==> flow/design.v <==
module BaudRate_Generator #(
    parameter clk_rate = 50000000,      
    parameter baud_rate = 9600          
)(
    input clk,
    input rst,                          
    output reg tx_rate,
    output reg rx_rate
);
    parameter integer tx_count = clk_rate / baud_rate;
    parameter integer rx_count = clk_rate / baud_rate;
    reg [$clog2(tx_count)-1:0] tx_counter;
    reg [$clog2(rx_count)-1:0] rx_counter;
    always @(posedge clk or negedge rst) begin
        if (!rst) begin
            tx_counter <= 0;
            tx_rate <= 0;
        end
        else if (tx_counter == tx_count - 1) begin
            tx_counter <= 0;
            tx_rate <= ~tx_rate;
        end
        else begin
            tx_counter <= tx_counter + 1;
        end
    end
    always @(posedge clk or negedge rst) begin
        if (!rst) begin
            rx_counter <= 0;
            rx_rate <= 0;
        end
        else if (rx_counter == rx_count - 1) begin
            rx_counter <= 0;
            rx_rate <= ~rx_rate;
        end
        else begin
            rx_counter <= rx_counter + 1;
        end
    end
endmodule
module Uart_RX (
    input clk,
    input rst,
    input r_data,
    input baud_tick,
    output reg [7:0] r_out,
    output reg r_busy,
    output reg r_done
);
    parameter idle = 2'b00, 
              data  = 2'b10,
              stop  = 2'b11;
    reg [1:0] state, nxt_state;
    reg [7:0] rego;
    reg [2:0] check;
    reg baud_tick_d;
    wire tick = baud_tick & ~baud_tick_d;
    always @(posedge clk or negedge rst) begin
        if (!rst)
            baud_tick_d <= 0;
        else
            baud_tick_d <= baud_tick;
    end
    always @(posedge clk or negedge rst) begin
        if (!rst)
            state <= idle;
        else if (tick)
            state <= nxt_state;
    end
    always @(*) begin
        nxt_state = state;  
        case (state)
            idle:  if (!r_data) nxt_state = data;
            data:  nxt_state = (check == 4'd7) ? stop : data;
            stop:  nxt_state = idle;
        endcase
    end
    always @(posedge clk or negedge rst) begin
        if (!rst) begin
            rego   <= 0;
            check  <= 0;
            r_busy <= 0;
            r_done <= 0;
            r_out  <= 0;
        end else if (tick) begin
            r_done <= 0;  
            case (state)
                idle: begin
                    if(!r_data)
                    r_busy <= 1;
                    check<=0;
                end
                data: begin
                    rego[check] <= r_data;
                        check <= check + 1;
                end
                stop: begin
                    r_busy <= 0;
                    r_out  <= rego;
                    r_done <= 1;
                end
            endcase
        end
    end
endmodule
module Uart_TX (
    input clk,
    input rst,
    input [7:0] data_in,
    input t_start,
    input baud_tick,
    output reg d_out,
    output reg t_busy
);
    parameter idle  = 2'b00,
              start = 2'b01,
              data  = 2'b10,
              stopp = 2'b11;
    reg [1:0] state, nxt_state;
    reg [7:0] rego;
    reg [2:0] check;
    reg baud_tick_d;
    wire tick = baud_tick & ~baud_tick_d;
    always @(posedge clk or negedge rst) begin
        if (!rst)
            baud_tick_d <= 0;
        else
            baud_tick_d <= baud_tick;
    end
    always @(posedge clk or negedge rst) begin
        if (!rst)
            state <= idle;
        else if (tick)
            state <= nxt_state;
    end
    always @(posedge clk or negedge rst) begin
        if (!rst) begin
            rego <= 0;
            check <= 0;
            t_busy <= 0;
            d_out <= 1;
        end
        else if (tick) begin
            case (state)
                idle: begin
                    if (t_start) begin
                        rego <= data_in;
                        check <= 0;
                        t_busy <= 1;
                        d_out <= 1; 
                    end
                    else begin
                        t_busy <= 0;
                        d_out <= 1;   
                    end
                end
                start: begin
                    d_out <= 0;   
                end
                data: begin
                    d_out <= rego[check];
                    check <= check + 1;
                end
                stopp: begin
                    d_out <= 1;      
                    t_busy <= 0;
                end
            endcase
        end
    end
    always @(*) begin
        case (state)
            idle: begin
                if (t_start)
                    nxt_state = start;
                else
                    nxt_state = idle;
            end
            start:
                nxt_state = data;
            data:
                nxt_state = (check == 3'd7)? stopp : data;
            stopp:
                nxt_state = idle;
            default:
                nxt_state = idle;
        endcase
    end
endmodule
module Uart_TopModule #(
    parameter clk_rate = 50000000,
    parameter baud_rate = 9600
)(
    input clk,
    input rst,
    input [7:0] data,
    input t_start,
    output wire tx_out,
    output wire [7:0] rx_data_out,
    output wire r_stop
);  
    wire t_baud, r_baud;
    wire t_busy, r_busy;
    BaudRate_Generator #(
        .clk_rate(clk_rate),
        .baud_rate(baud_rate)
    ) g1 (
        .clk(clk),
        .rst(rst),
        .tx_rate(t_baud),
        .rx_rate(r_baud)
    );
    Uart_TX t1(
        .clk(clk),
        .rst(rst),
        .data_in(data),
        .t_start(t_start),
        .baud_tick(t_baud),
        .d_out(tx_out),
        .t_busy(t_busy)
    );
    Uart_RX r1(
        .clk(clk),
        .rst(rst),
        .r_data(tX_out),
        .baud_tick(r_baud),
        .r_out(rx_data_out),
        .r_busy(r_busy),
        .r_done(r_stop)
    );
endmodule
* Reports on Uart_TopModule
Tool output for the design above, in the order of the flow.
Lines are those of the file above, counted from 1.
Not given: n/a
- Top :: Uart_TopModule
- Clock input :: clk
- Library :: sky130hd
- Corner :: tt_025C_1v80

* Word level
Counts by Yosys on the flattened word-level netlist (proc, flatten, opt, wreduce; memories kept). Register bits leave out memories and registers merged into their read ports (data or address). Print and check cells are left out. Cells with the same type and inputs are merged into one.
- Clocked read ports x word width :: 0
- Latch bits :: 0
- Input bits :: 11
- Memory bits (read-only) :: 0
- Memories :: 0
- Bits in writable memories :: 0
- Output and inout bits :: 10
- Register bits after elaboration :: 66
- $add $sub $neg :: 5
- Muxes and demuxes :: 13
- Equal/unequal tests :: 11
- Divide/modulo/power cells :: 0
- $mul :: 0
- Bitwise gates (word level) :: 9
- $lt $le $gt $ge :: 0
- Shift operators :: 3
- Reduce/logical cells :: 12
** Operators with widths (count)
- adder 13 x 1 -> 13 bit (second input constant) :: 2
- equality test 13 bit (second input constant) :: 2
- 2-to-1 mux 13 bit :: 2
- case mux 3 bit (select 2 bit) :: 2
- AND reduction 3 bit :: 3
- variable shift 1 x 4 -> 8 bit :: 1
- variable shift 1 x 4 -> 8 bit (first input constant) :: 1
- equality test 2 bit (second input constant) :: 4
- variable part select 8 x 3 -> 1 bit :: 1
- AND 8 bit :: 1
- OR 8 bit :: 1
- NOT 8 bit :: 1
- case mux 2 bit (select 4 bit) :: 1
- AND reduction 2 bit :: 3
- adder 3 x 1 -> 3 bit (second input constant) :: 2
- equality test 3 bit (second input constant) :: 2
- case mux 2 bit (select 3 bit) :: 1
- NOT 1 bit :: 4
- != test 2 bit (second input constant) :: 2
- zero test 2 bit :: 2
- nonzero test 2 bit :: 2
- negator 3 -> 4 bit :: 1
- 2-to-1 mux 1 bit :: 4
- nonzero test 3 bit :: 1
- case mux 1 bit (select 3 bit) :: 1
- 2-to-1 mux 3 bit :: 1
- AND 1 bit :: 2
- equality test 2 x 1 -> 1 bit (second input constant) :: 1
Other operator kinds: 2; their cells: 2.

* Longest topological paths
Yosys ltp: most cells in a row. Word level: on the elaborated netlist, between registers, memories and ports. Mapped: between sequential cells and ports; inverters and the memories' decode and read muxes count.
- Depth in word-level cells :: 5
- ABC_AREA :: 0
- Depth in mapped cells :: 5
- Mapped depth without buffers :: 5

* Synthesis result
Yosys stat after the flow's synthesis: flattened, memories mapped to cells. It holds for the ABC_AREA given above (unset counts as 0); a run with the other value may have another netlist.
Totals and module areas in this step are rounded.
** Cells by type
- sky130_fd_sc_hd__dfrtp_1 :: count 66, total area 1.65E+03 sq um
- sky130_fd_sc_hd__mux2_2 :: count 17, total area 191.434 sq um
- sky130_fd_sc_hd__ha_1 :: count 9, total area 112.608 sq um
- sky130_fd_sc_hd__xnor2_1 :: count 11, total area 96.342 sq um
- sky130_fd_sc_hd__dfstp_2 :: count 3, total area 78.826 sq um
- sky130_fd_sc_hd__xor2_1 :: count 9, total area 78.826 sq um
- sky130_fd_sc_hd__nand2_1 :: count 19, total area 71.318 sq um
- sky130_fd_sc_hd__nand4_1 :: count 9, total area 56.304 sq um
- sky130_fd_sc_hd__nor2_1 :: count 15, total area 56.304 sq um
- sky130_fd_sc_hd__nand3_1 :: count 11, total area 55.053 sq um
- sky130_fd_sc_hd__a21boi_0 :: count 6, total area 45.043 sq um
- sky130_fd_sc_hd__o21ai_0 :: count 9, total area 45.043 sq um
- sky130_fd_sc_hd__a22o_1 :: count 5, total area 43.792 sq um
- sky130_fd_sc_hd__inv_1 :: count 11, total area 41.29 sq um
- sky130_fd_sc_hd__mux2i_1 :: count 3, total area 30.029 sq um
- sky130_fd_sc_hd__nor3_1 :: count 6, total area 30.029 sq um
- sky130_fd_sc_hd__mux4_2 :: count 1, total area 22.522 sq um
- sky130_fd_sc_hd__nor4_4 :: count 1, total area 21.27 sq um
Not listed: further types 21, cells in them 34.
- Standard cells after synthesis :: 245
- Synthesis area :: 2974 sq um
- Flip-flops :: 69
The figures by module come from a second, unflattened synthesis with its own total; it is not the netlist above.
- Cells (unflattened synthesis) :: 269
- Area (unflattened synthesis) :: 3253 sq um
Rows give one instance, submodules left out.
** By module
- BaudRate_Generator :: cells 122, instances 1, sequential area 700.7 sq um, area 1336 sq um
- Uart_RX :: cells 88, instances 1, sequential area 626.9 sq um, area 1114 sq um
- Uart_TX :: cells 58, instances 1, sequential area 452.9 sq um, area 799.5 sq um
- Uart_TopModule :: cells 1, instances 1, sequential area 0.0 sq um, area 3.8 sq um

* Worst setup path after synthesis
OpenSTA on the mapped netlist: ideal clock, no wires. The path of least setup slack (recovery checks aside). Input and output delay are each 20% of the period. Register names are those of the netlist, which keeps one name where synthesis merged equal registers.
- Kind :: reg2reg
- Start :: register g1.rx_counter[8]
- End :: register g1.rx_counter[12]
- Path slack :: 661 ps
- Path buffers :: 0
- Data arrival time :: 1583 ps
- Period :: 2370 ps
- Delay of the path :: 1709 ps
- Setup time :: 126 ps
- Stages :: 5
- Data required time :: 2244 ps
- Synthesis period reached :: 1709 ps
"delay of the path" = arrival - input delay + setup time.
"stages": output pins that drive a net of the path, with the launching flip-flop's if there is one; two outputs of one cell count as two.
"synthesis period reached" is the clock period less the worst setup slack; recovery checks do not enter. This is arithmetic on one report: input and output delays are still those of the set period (20% each).
The rows between start and end are the longest chain of elaborated cells between them; the timing report does not say that the signal goes this way. Where chains are equally long, one stands for them.
A line is the first line of the expression or statement that the cell stems from. Yosys adds cells for indexed reads and writes and turns some case tables into memories.
A register here has more assigning lines than the two given.
- Cell sequence :: sky130_fd_sc_hd__dfrtp_1 -> sky130_fd_sc_hd__or4b_4 -> sky130_fd_sc_hd__nor4_4 -> sky130_fd_sc_hd__nand3b_1 -> sky130_fd_sc_hd__o21ai_0
- Cells in the longest elaborated chain :: 2
** Ends and longest elaborated chain, after synthesis
- start: declaration :: RTL line 13 : reg [$clog2(rx_count)-1:0] rx_counter;
- start: assignment :: RTL line 29 : rx_counter <= 0;
- start: assignment :: RTL line 37 : rx_counter <= rx_counter + 1;
- adder 13 x 1 -> 13 bit :: RTL line 37
- 2-to-1 mux 13 bit :: RTL line 32 : else if (rx_counter == rx_count - 1) begin
- end: assignment :: RTL line 33 : rx_counter <= 0;
- end: assignment :: RTL line 37
- end: declaration :: RTL line 13

* Timing after layout
From the final timing report of run 1: the path of least setup slack in the routed layout; clock arrival at registers is part of the times.
The report prints the path's times to 10 ps; the period is as set.
- Kind :: reg2reg
- Start :: register g1.rx_counter[7]
- End :: register g1.rx_rate
- Path buffers :: 1
- Data arrival time :: 1930 ps
- Setup time :: 70 ps
- Period :: 1320 ps
- Data required time :: 1570 ps
- Stages :: 5
- Path slack :: -360 ps
The rows between start and end are the longest chain of elaborated cells between them; the timing report does not say that the signal goes this way. Where chains are equally long, one stands for them.
A register here has more assigning lines than the two given.
- Cell sequence :: sky130_fd_sc_hd__dfrtp_1 -> sky130_fd_sc_hd__or4bb_1 -> sky130_fd_sc_hd__nor4_4 -> sky130_fd_sc_hd__buf_4 -> sky130_fd_sc_hd__xor2_1
- Cells in the longest elaborated chain :: 1
** Ends and longest elaborated chain, post-layout
- start: declaration :: RTL line 13 : reg [$clog2(rx_count)-1:0] rx_counter;
- start: assignment :: RTL line 29 : rx_counter <= 0;
- start: assignment :: RTL line 37 : rx_counter <= rx_counter + 1;
- equality test 13 bit :: RTL line 32 : else if (rx_counter == rx_count - 1) begin
- end: assignment :: RTL line 30 : rx_rate <= 0;
- end: assignment :: RTL line 34 : rx_rate <= ~rx_rate;
- end: declaration :: RTL line 8 : output reg rx_rate

Appendix: measured runs

Top module Uart_TopModule; platform sky130hd; tools Yosys and OpenROAD; 2 stored runs in no particular order. Input and output delays are each 20% of the period that was set; the output load is 0.01 pF.
By "period achieved" is meant the clock period of the run minus its worst setup slack. This is arithmetic on one report: input and output delays are still those of the set period (20% each).
By "time of the worst setup path" is meant the share of the clock period that the worst setup path is allowed (20% is reserved at inputs, 20% at outputs), minus its slack. Clock arrival times at its registers enter into it.
By "total power after layout" is meant OpenSTA's value without simulated activity: inputs other than the clock are taken to toggle once in ten clock periods, and the tool carries that through the logic.
"time of the worst setup path" is known to 10 ps.
Values from the reports are rounded here.

** Run 1
- Settings :: period_ns=1.32; CORE_UTILIZATION=18; PLACE_DENSITY=0.58; GPL_ROUTABILITY_DRIVEN=0; SLEW_MARGIN=25; MIN_ROUTING_LAYER=met1; CAP_MARGIN=20; CORE_MARGIN=2
- Standard-cell area after routing :: 4392 sq um
- Setup total negative slack :: -3098 ps
- Period achieved :: 1680 ps
- Netlist area reported by Yosys :: 2974 sq um
- Time of the worst setup path :: 1680 ps
- Critical path kind :: reg2reg
- Post-layout utilization :: 27.4 %
- Worst setup slack after layout :: -360 ps
- Total power after layout :: 4568 µW
- Full die area :: 17570 sq um

** Run 2
- Settings :: period_ns=1.58; CORE_UTILIZATION=69; PLACE_DENSITY_LB_ADDON=0.17; CORE_ASPECT_RATIO=0.94; CELL_PAD_IN_SITES_DETAIL_PLACEMENT=1; TNS_END_PERCENT=100; GPL_TIMING_DRIVEN=1; CTS_CLUSTER_SIZE=14; MAX_ROUTING_LAYER=met5; CAP_MARGIN=20; CORE_MARGIN=2; SLEW_MARGIN=20
- Outcome :: stopped before the end: placement reported DPL-0033
