==> flow/design.v <==
module SPI_master #(
    parameter SPI_mode = 0,
    parameter Clk_div = 4,
    parameter Data_width = 8
)(
    input clk,
    input rst,
    input [7:0] i_TX_data,
    input i_TX_start,
    input i_SPI_miso,
    output reg o_SPI_mosi,
    output reg i_TX_cs,
    output reg i_SPI_sclk,
    output reg i_TX_done,
    output reg [Data_width-1:0] o_RX_out
);
    reg [$clog2(Clk_div)-1:0] i_SPI_clk_count;
    reg sclk_int;
    parameter IDLE = 2'b00,
              START = 2'b01,
              TRANSFER = 2'b10,
              STOP = 2'b11;
    reg [1:0] state, nxt_state;
    reg [$clog2(Data_width):0] counter,counter1;
    reg [Data_width-1:0] hold_reg, rx_reg;
    wire cpol = (SPI_mode == 2) | (SPI_mode == 3);
    wire cpha = (SPI_mode == 1) | (SPI_mode == 3);
    always @(posedge clk or negedge rst) begin
        if (!rst) begin
            i_SPI_clk_count <= 0;
            sclk_int <= 0;
        end else if (state == TRANSFER) begin
            if (i_SPI_clk_count == Clk_div - 1) begin
                i_SPI_clk_count <= 0;
                sclk_int <= ~sclk_int;
            end else begin
                i_SPI_clk_count <= i_SPI_clk_count + 1;
            end
        end else begin
            sclk_int <= cpol;
            i_SPI_clk_count <= 0;
        end
    end
    always @(*) begin
        i_SPI_sclk = sclk_int ^ cpol;
    end
    always @(posedge clk or negedge rst) begin
        if (!rst)
            state <= IDLE;
        else
            state <= nxt_state;
    end
    always @(posedge clk or negedge rst) begin
        if (!rst) begin
            counter <= 0;
            counter1 <=0;
            hold_reg <= 0;
            rx_reg <= 0;
            o_SPI_mosi <= 0;
            i_TX_cs <= 1'b1;
            i_TX_done <= 1'b0;
            o_RX_out <= 0;
            nxt_state <= IDLE;
        end else begin
            case (state)
                IDLE: begin
                    i_TX_cs <= 1'b1;
                    i_TX_done <= 1'b0;
                    if (i_TX_start) begin
                        hold_reg <= i_TX_data;
                        counter <= 0;
                        counter1 <= 0;
                        nxt_state <= START;
                    end else begin
                        nxt_state <= IDLE;
                    end
                end
                START: begin
                    i_TX_cs <= 1'b0;
                    if (!cpha) begin
                        o_SPI_mosi <= hold_reg[Data_width - 1];  
                    end
                    nxt_state <= TRANSFER;
                end
                TRANSFER: begin
                    if (i_SPI_clk_count == Clk_div - 1) begin
                        if (sclk_int == cpha) begin
                            rx_reg <= {rx_reg[Data_width - 2:0], i_SPI_miso};  
                            counter1 <= counter1+1;
                        end else begin
                            o_SPI_mosi <= (!cpha) ? hold_reg[Data_width - 2] : hold_reg[Data_width - 1] ;  
                            hold_reg <= {hold_reg[Data_width - 2:0], 1'b0};  
                            counter <= counter + 1;
                        end
                    end
                     if ((counter == Data_width ) && (counter1 == Data_width )) begin
                                nxt_state <= STOP;
                            end
                end
                STOP: begin
                    i_TX_cs <= 1'b1;
                    i_TX_done <= 1'b1;
                    o_RX_out <= rx_reg;
                    nxt_state <= IDLE;
                end
            endcase
        end
    end
endmodule
module SPI_slave #(
    parameter SPI_mode = 0,
    parameter Data_width = 8
)(
    input clk,
    input rst,
    input i_TX_mosi,
    input i_TX_sclk,
    input i_RX_cs,
    input [Data_width-1:0] i_RX_data,
    output reg i_RX_miso,
    output reg [Data_width-1:0] i_RX_dataout,
    output reg i_RX_done
);
    parameter IDLE    = 2'b00,
              START   = 2'b01,
              TRANSFER= 2'b10,
              STOP    = 2'b11;
    reg [1:0] state, nxt_state;
    reg [Data_width-1:0] tx_reg, rx_reg;
    reg [$clog2(Data_width):0] counter,counter1;
    wire cpol = (SPI_mode == 2) || (SPI_mode == 3);
    wire cpha = (SPI_mode == 1) || (SPI_mode == 3);
    reg i_TX_sclk_prev;
    wire rising_edge = (i_TX_sclk_prev == 0) && (i_TX_sclk == 1);
    wire falling_edge = (i_TX_sclk_prev == 1) && (i_TX_sclk == 0);
    wire sample_edge = (cpol ^ cpha) ? falling_edge : rising_edge;
    wire shift_edge  = (cpol ^ cpha) ? rising_edge  : falling_edge;
    always @(posedge clk or negedge rst) begin
        if (!rst)
            i_TX_sclk_prev <= cpol;
        else
            i_TX_sclk_prev <= i_TX_sclk;
    end
    always @(posedge clk or negedge rst) begin
        if (!rst)
            state <= IDLE;
        else
            state <= nxt_state;
    end
    always @(posedge clk or negedge rst) begin
        if (!rst) begin
            i_RX_miso     <= 0;
            i_RX_dataout  <= 0;
            i_RX_done     <= 0;
            tx_reg        <= 0;
            rx_reg        <= 0;
            counter       <= 0;
            counter1      <= 0;
            nxt_state     <= IDLE;
        end else begin
            case (state)
                IDLE: begin
                    i_RX_done <= 0;
                    counter   <= 0;
                    counter1 <=0;
                    if (!i_RX_cs) begin
                        tx_reg    <= i_RX_data;
                        nxt_state <= START;
                    end else begin
                        nxt_state <= IDLE;
                    end
                end
                START: begin
                    if (!cpha) begin
                        i_RX_miso <= tx_reg[Data_width - 1];  
                    end
                    nxt_state <= TRANSFER;
                end
                TRANSFER: begin
                        if (sample_edge) begin
                            rx_reg <= {rx_reg[Data_width - 2:0], i_TX_mosi};
                            counter <= counter + 1;
                        end
                        if (shift_edge) begin
                            i_RX_miso <= (!cpha) ? tx_reg[Data_width - 2]: tx_reg[Data_width - 1];
                            tx_reg    <= {tx_reg[Data_width - 2:0], 1'b0};
                            counter1 <=counter1 + 1;
                        end
                       if (((counter == Data_width ) && (counter1 == Data_width ))) begin
                                nxt_state <= STOP;
                       end
                end
                STOP: begin
                    i_RX_dataout <= rx_reg;
                    i_RX_done    <= 1;
                    nxt_state    <= IDLE;
                end
            endcase
        end
    end
endmodule
module SPI_TopModule #(
    parameter SPI_mode   = 0,
    parameter Clk_div    = 4,
    parameter Data_width = 8
)(
    input clk,
    input rst,
    input [Data_width-1:0] i_master_data,
    input [Data_width-1:0] i_slave_data,
    input i_start,
    output [Data_width-1:0] o_slave_out,
    output [Data_width-1:0] o_master_out,
    output o_master_done,
    output o_slave_done
);
    wire o_TX_mosi;
    wire o_RX_miso;
    wire SPI_sclk;
    wire SPI_cs;
    SPI_master #(
        .SPI_mode(SPI_mode),
        .Clk_div(Clk_div),
        .Data_width(Data_width)
    ) u_spi_master (
        .clk(clk),
        .rst(rst),
        .i_TX_data(i_master_data),
        .i_TX_start(i_start),
        .i_SPI_miso(o_RX_miso),
        .o_SPI_mosi(o_TX_mosi),
        .i_TX_cs(SPI_cs),
        .i_SPI_sclk(SPI_sclk),
        .i_TX_done(o_master_done),
        .o_RX_out(o_master_out)
    );
    SPI_slave #(
        .SPI_mode(SPI_mode),
        .Data_width(Data_width)
    ) u_spi_slave (
        .clk(clk),
        .rst(rst),
        .i_TX_mosi(o_TX_mosi),
        .i_TX_sclk(SPI_sclk),
        .i_RX_cs(SPI_cs),
        .i_RX_data(i_slave_data),
        .i_RX_miso(o_RX_miso),
        .i_RX_dataout(o_slave_out),
        .i_RX_done(o_slave_done)
    );
endmodule
Tool chain data of SPI_TopModule
What the tools print for SPI_TopModule, step after step.
Lines are those of the file above, counted from 1.
Operators carry their Yosys type and port widths (W data, S select, Z words).
Cell names lack the library's common part.
{"block": "design", "top_module": "SPI_TopModule", "clock_port": "clk", "lib": "sky130hd", "lib_corner": "tt_025C_1v80"}

After elaboration
Yosys after proc, flatten, opt, wreduce and memory -nomap, before mapping. Memory bits, and registers merged into a memory's read port (data or address), are not among the register bits. Print and check cells are not counted.
{"block": "bits", "regBits": 81, "inputBits": 19, "output_inout_bits": 18, "word_cells": 112}
{"block": "op_classes", "add_sub_neg": 5, "equal": 20, "n_mux": 36, "logic": 2, "reduce_and_logical": 27}
{"block": "ops", "operator": "$mux W8", "n": 5}
{"block": "ops", "operator": "$pmux W8 S2", "n": 2}
{"block": "ops", "operator": "$pmux W4 S2", "n": 4}
{"block": "ops", "operator": "$mux W4", "n": 7}
{"block": "ops", "operator": "$add A4 B1 Y4 const B", "n": 4}
{"block": "ops", "operator": "$eq A4 B4 Y1 const B", "n": 4}
{"block": "ops", "operator": "$pmux W2 S4", "n": 2}
{"block": "ops", "operator": "$reduce_bool A2 Y1", "n": 7}
{"block": "ops", "operator": "$reduce_and A2 Y1", "n": 6}
{"block": "ops", "operator": "$eq A2 B2 Y1 const B", "n": 5}
{"block": "ops", "operator": "$ne A2 B2 Y1 const B", "n": 5}
{"block": "ops", "operator": "$pmux W1 S2", "n": 5}
{"block": "ops", "operator": "$reduce_and A3 Y1", "n": 3}
{"block": "ops", "operator": "$ne A2 B1 Y1 const B", "n": 4}
{"block": "ops", "operator": "$reduce_and A4 Y1", "n": 2}
{"block": "ops", "operator": "$reduce_bool A4 Y1", "n": 2}
{"block": "ops", "operator": "$mux W2", "n": 4}
{"block": "ops", "operator": "$mux W1", "n": 7}
{"block": "ops", "operator": "$logic_and A1 B1 Y1", "n": 4}
{"block": "ops", "operator": "$eq A2 B1 Y1 const B", "n": 2}
{"block": "ops", "operator": "$logic_not A2 Y1", "n": 2}
{"block": "ops", "operator": "$not A1 Y1", "n": 2}
{"block": "ops", "operator": "$add A2 B1 Y2 const B", "n": 1}
{"block": "ops", "operator": "$reduce_or A2 Y1", "n": 1}

Longest topological paths
Yosys ltp: most cells in a row. Word level: on the elaborated netlist, between registers, memories and ports. Mapped: between sequential cells and ports; inverters and the memories' decode and read muxes count.
{"block": "logic_depth", "ltp_word": 4, "abc_area": 0, "depth_mapped": 8, "mapped_depth_nobuf": 6}

Synthesis result
The flow's flattened synthesis, as Yosys stat reports it; memories are mapped. The netlist is that of the ABC_AREA named above (0 if unset); the other value can give another one.
Totals and module areas in this step are rounded.
{"block": "synth_totals", "stdcells": 319, "area_mm2": 0.0037, "ffs": 81}
{"block": "by_type", "cell": "dfrtp_1", "n": 80, "area_total_um2": 2001.92}
{"block": "by_type", "cell": "mux2_2", "n": 31, "area_total_um2": 349.085}
{"block": "by_type", "cell": "ha_1", "n": 18, "area_total_um2": 225.216}
{"block": "by_type", "cell": "mux2i_1", "n": 18, "area_total_um2": 180.173}
{"block": "by_type", "cell": "nand2_1", "n": 46, "area_total_um2": 172.666}
{"block": "by_type", "cell": "o21ai_0", "n": 18, "area_total_um2": 90.086}
{"block": "by_type", "cell": "inv_1", "n": 15, "area_total_um2": 56.304}
{"block": "by_type", "cell": "a21oi_1", "n": 11, "area_total_um2": 55.053}
{"block": "by_type", "cell": "nand3_1", "n": 11, "area_total_um2": 55.053}
{"block": "by_type", "cell": "nor2_1", "n": 13, "area_total_um2": 48.797}
{"block": "by_type", "cell": "nand2b_1", "n": 5, "area_total_um2": 31.28}
{"block": "by_type", "cell": "buf_2", "n": 6, "area_total_um2": 30.029}
{"block": "by_type", "cell": "o31ai_1", "n": 4, "area_total_um2": 30.029}
{"block": "by_type", "cell": "dfstp_2", "n": 1, "area_total_um2": 26.275}
{"block": "by_type", "cell": "xor2_1", "n": 3, "area_total_um2": 26.275}
{"block": "by_type", "cell": "and2_1", "n": 4, "area_total_um2": 25.024}
{"block": "by_type", "cell": "nor2b_1", "n": 4, "area_total_um2": 25.024}
{"block": "by_type", "cell": "a211oi_4", "n": 1, "area_total_um2": 20.019}
Other cell types: 19; their cells: 30.
By module: a second synthesis without flattening, with its own total; a netlist apart from the flattened one above.
{"block": "hier_totals", "cells_unflattened": 322, "area_unflattened_mm2": 0.0038}
Rows give one instance, submodules left out.
{"block": "modules", "module": "SPI_master", "instances": 1, "n_cells": 158, "area_mm2": 0.002}
{"block": "modules", "module": "SPI_slave", "instances": 1, "n_cells": 164, "area_mm2": 0.0018}
{"block": "modules", "module": "SPI_TopModule", "instances": 1, "n_cells": 0, "area_mm2": 0}

Path before layout
OpenSTA on the mapped netlist: ideal clock, no wires. The path of least setup slack (recovery checks aside). Input and output delay are each 20% of the period. Register names are those of the netlist, which keeps one name where synthesis merged equal registers.
{"block": "synth_timing", "path_kind": "register -> register", "start": "register u_spi_slave.state[0]", "end": "register u_spi_slave.nxt_state[1]", "period_ns": 3.21, "launch_ns": 0.000, "arrival_ns": 1.410, "required_time_ns": 3.085, "setup_slack_ns": 1.675, "delay_ns": 1.535, "path_stages": 7, "synth_period_reached_ns": 1.535}
"delay_ns" is the arrival time less input delay plus setup time.
"path_stages": output pins that drive a net of the path, with the launching flip-flop's if there is one; two outputs of one cell count as two.
"synth_period_reached_ns" = period - worst setup slack (recovery checks aside). The figure is calculated, with input and output delays left at 20% of the set period.
Between the ends stands the longest chain of elaborated cells between them, by number of cells; it is not shown to be the way that was timed. Of several equally long chains one is given.
A line is the first line of the expression or statement that the cell stems from. Yosys adds cells for indexed reads and writes and turns some case tables into memories.
A register here has more assigning lines than the two given.
{"block": "synth_via", "cell_sequence": "dfrtp_1 > ha_1 > buf_2 > nor3_1 > nor2_1 > a21oi_1 > mux2_2", "elab_chain_cells": 3}
{"block": "synth_rtl", "element": "start, declared", "line": 128, "text": "reg [1:0] state, nxt_state;"}
{"block": "synth_rtl", "element": "start, assigned", "line": 146, "text": "state <= IDLE;"}
{"block": "synth_rtl", "element": "start, assigned", "line": 148, "text": "state <= nxt_state;"}
{"block": "synth_rtl", "element": "$eq A2 B2 Y1", "line": 161, "text": "case (state)"}
{"block": "synth_rtl", "element": "$ne A2 B1 Y1"}
{"block": "synth_rtl", "element": "$reduce_and A2 Y1"}
{"block": "synth_rtl", "element": "end, assigned", "line": 159, "text": "nxt_state     <= IDLE;"}
{"block": "synth_rtl", "element": "end, assigned", "line": 168, "text": "nxt_state <= START;"}
{"block": "synth_rtl", "element": "end, declared", "line": 128}

Timing after layout
Path of least setup slack in the final report of run 1 (OpenROAD, finished layout, wires in). Where an end is a register, its clock arrival counts in the times.
{"block": "layout_timing", "path_kind": "register -> register", "start": "register u_spi_master.state[0]", "end": "register u_spi_master.nxt_state[1]", "period_ns": 1.07, "launch_ns": 0.34, "arrival_ns": 1.81, "required_time_ns": 1.31, "setup_slack_ns": -0.51, "path_stages": 7}
Between the ends stands the longest chain of elaborated cells between them, by number of cells; it is not shown to be the way that was timed. Of several equally long chains one is given.
A register here has more assigning lines than the two given.
{"block": "layout_via", "cell_sequence": "dfrtp_1 > buf_4 > buf_6 > ha_4 > nor4_2 > a21oi_2 > mux2_2", "elab_chain_cells": 3}
{"block": "layout_rtl", "element": "start, declared", "line": 23, "text": "reg [1:0] state, nxt_state;"}
{"block": "layout_rtl", "element": "start, assigned", "line": 49, "text": "state <= IDLE;"}
{"block": "layout_rtl", "element": "start, assigned", "line": 51, "text": "state <= nxt_state;"}
{"block": "layout_rtl", "element": "$eq A2 B2 Y1", "line": 65, "text": "case (state)"}
{"block": "layout_rtl", "element": "$ne A2 B2 Y1"}
{"block": "layout_rtl", "element": "$reduce_and A2 Y1"}
{"block": "layout_rtl", "element": "end, assigned", "line": 63, "text": "nxt_state <= IDLE;"}
{"block": "layout_rtl", "element": "end, assigned", "line": 73, "text": "nxt_state <= START;"}
{"block": "layout_rtl", "element": "end, declared", "line": 23}

# Flow runs of SPI_TopModule

Stored flow runs of SPI_TopModule (2 of them; Yosys, OpenROAD, sky130hd). They differ in their settings and are not a sequence. Constraints: input delay and output delay 20% of the set period each, output load 0.01 pF.
"period_reached_ns" is the run's clock period less its worst setup slack. It is reckoned from that one timing run; input and output delays stay at 20% of the period that was set.
The measured numbers are rounded.

Run 1
==> flow/run.sh <==
#!/bin/bash
# the make line also repeats the synthesis and layout settings of config.mk as NAME=value (left out here)
make -C /OpenROAD-flow-scripts/flow DESIGN_CONFIG=/design/flow/config.mk WORK_HOME=/design/flow/orfs CLKGATE_MAP_FILE= finish
==> flow/config.mk <==
export PLATFORM = sky130hd
export DESIGN_NAME = SPI_TopModule
export DESIGN_NICKNAME = SPI_TopModule
export VERILOG_FILES = /design/flow/design.v
export SDC_FILE = /design/flow/constraint.sdc
export NUM_CORES = 4
export LEC_CHECK = 0
export CAP_MARGIN = 20
export CORE_MARGIN = 2
export CORE_UTILIZATION = 40
export SLEW_MARGIN = 20
==> flow/constraint.sdc <==
create_clock -name core_clock -period 1.07 [get_ports {clk}]
set_input_delay 0.2140 -clock core_clock [delete_from_list [all_inputs] [get_ports {clk}]]
set_output_delay 0.2140 -clock core_clock [all_outputs]
set_load 0.01 [all_outputs]

==> results of run 1, as JSON <==
{
  "layout_utilization_pct": 65,
  "final_setup_ws_ns": -0.51,
  "post_synth_area_mm2": 0.0037,
  "final_die_area_mm2": 0.01,
  "period_reached_ns": 1.578
}

Run 2
==> flow/run.sh <==
#!/bin/bash
# the make line also repeats the synthesis and layout settings of config.mk as NAME=value (left out here)
make -C /OpenROAD-flow-scripts/flow DESIGN_CONFIG=/design/flow/config.mk WORK_HOME=/design/flow/orfs CLKGATE_MAP_FILE= finish
==> flow/config.mk <==
export PLATFORM = sky130hd
export DESIGN_NAME = SPI_TopModule
export DESIGN_NICKNAME = SPI_TopModule
export VERILOG_FILES = /design/flow/design.v
export SDC_FILE = /design/flow/constraint.sdc
export NUM_CORES = 4
export LEC_CHECK = 0
export CAP_MARGIN = 5
export CELL_PAD_IN_SITES_DETAIL_PLACEMENT = 2
export CELL_PAD_IN_SITES_GLOBAL_PLACEMENT = 1
export CORE_MARGIN = 2
export CORE_UTILIZATION = 44
export CTS_CLUSTER_SIZE = 53
export GPL_ROUTABILITY_DRIVEN = 1
export GPL_TIMING_DRIVEN = 0
export MIN_ROUTING_LAYER = met1
export PLACE_DENSITY_LB_ADDON = 0.25
export SETUP_SLACK_MARGIN = -0.13
export SLEW_MARGIN = 20
==> flow/constraint.sdc <==
create_clock -name core_clock -period 1.46 [get_ports {clk}]
set_input_delay 0.2920 -clock core_clock [delete_from_list [all_inputs] [get_ports {clk}]]
set_output_delay 0.2920 -clock core_clock [all_outputs]
set_load 0.01 [all_outputs]

==> results of run 2, as JSON <==
{
  "outcome": "unfinished; error DPL-0033 in routing"
}
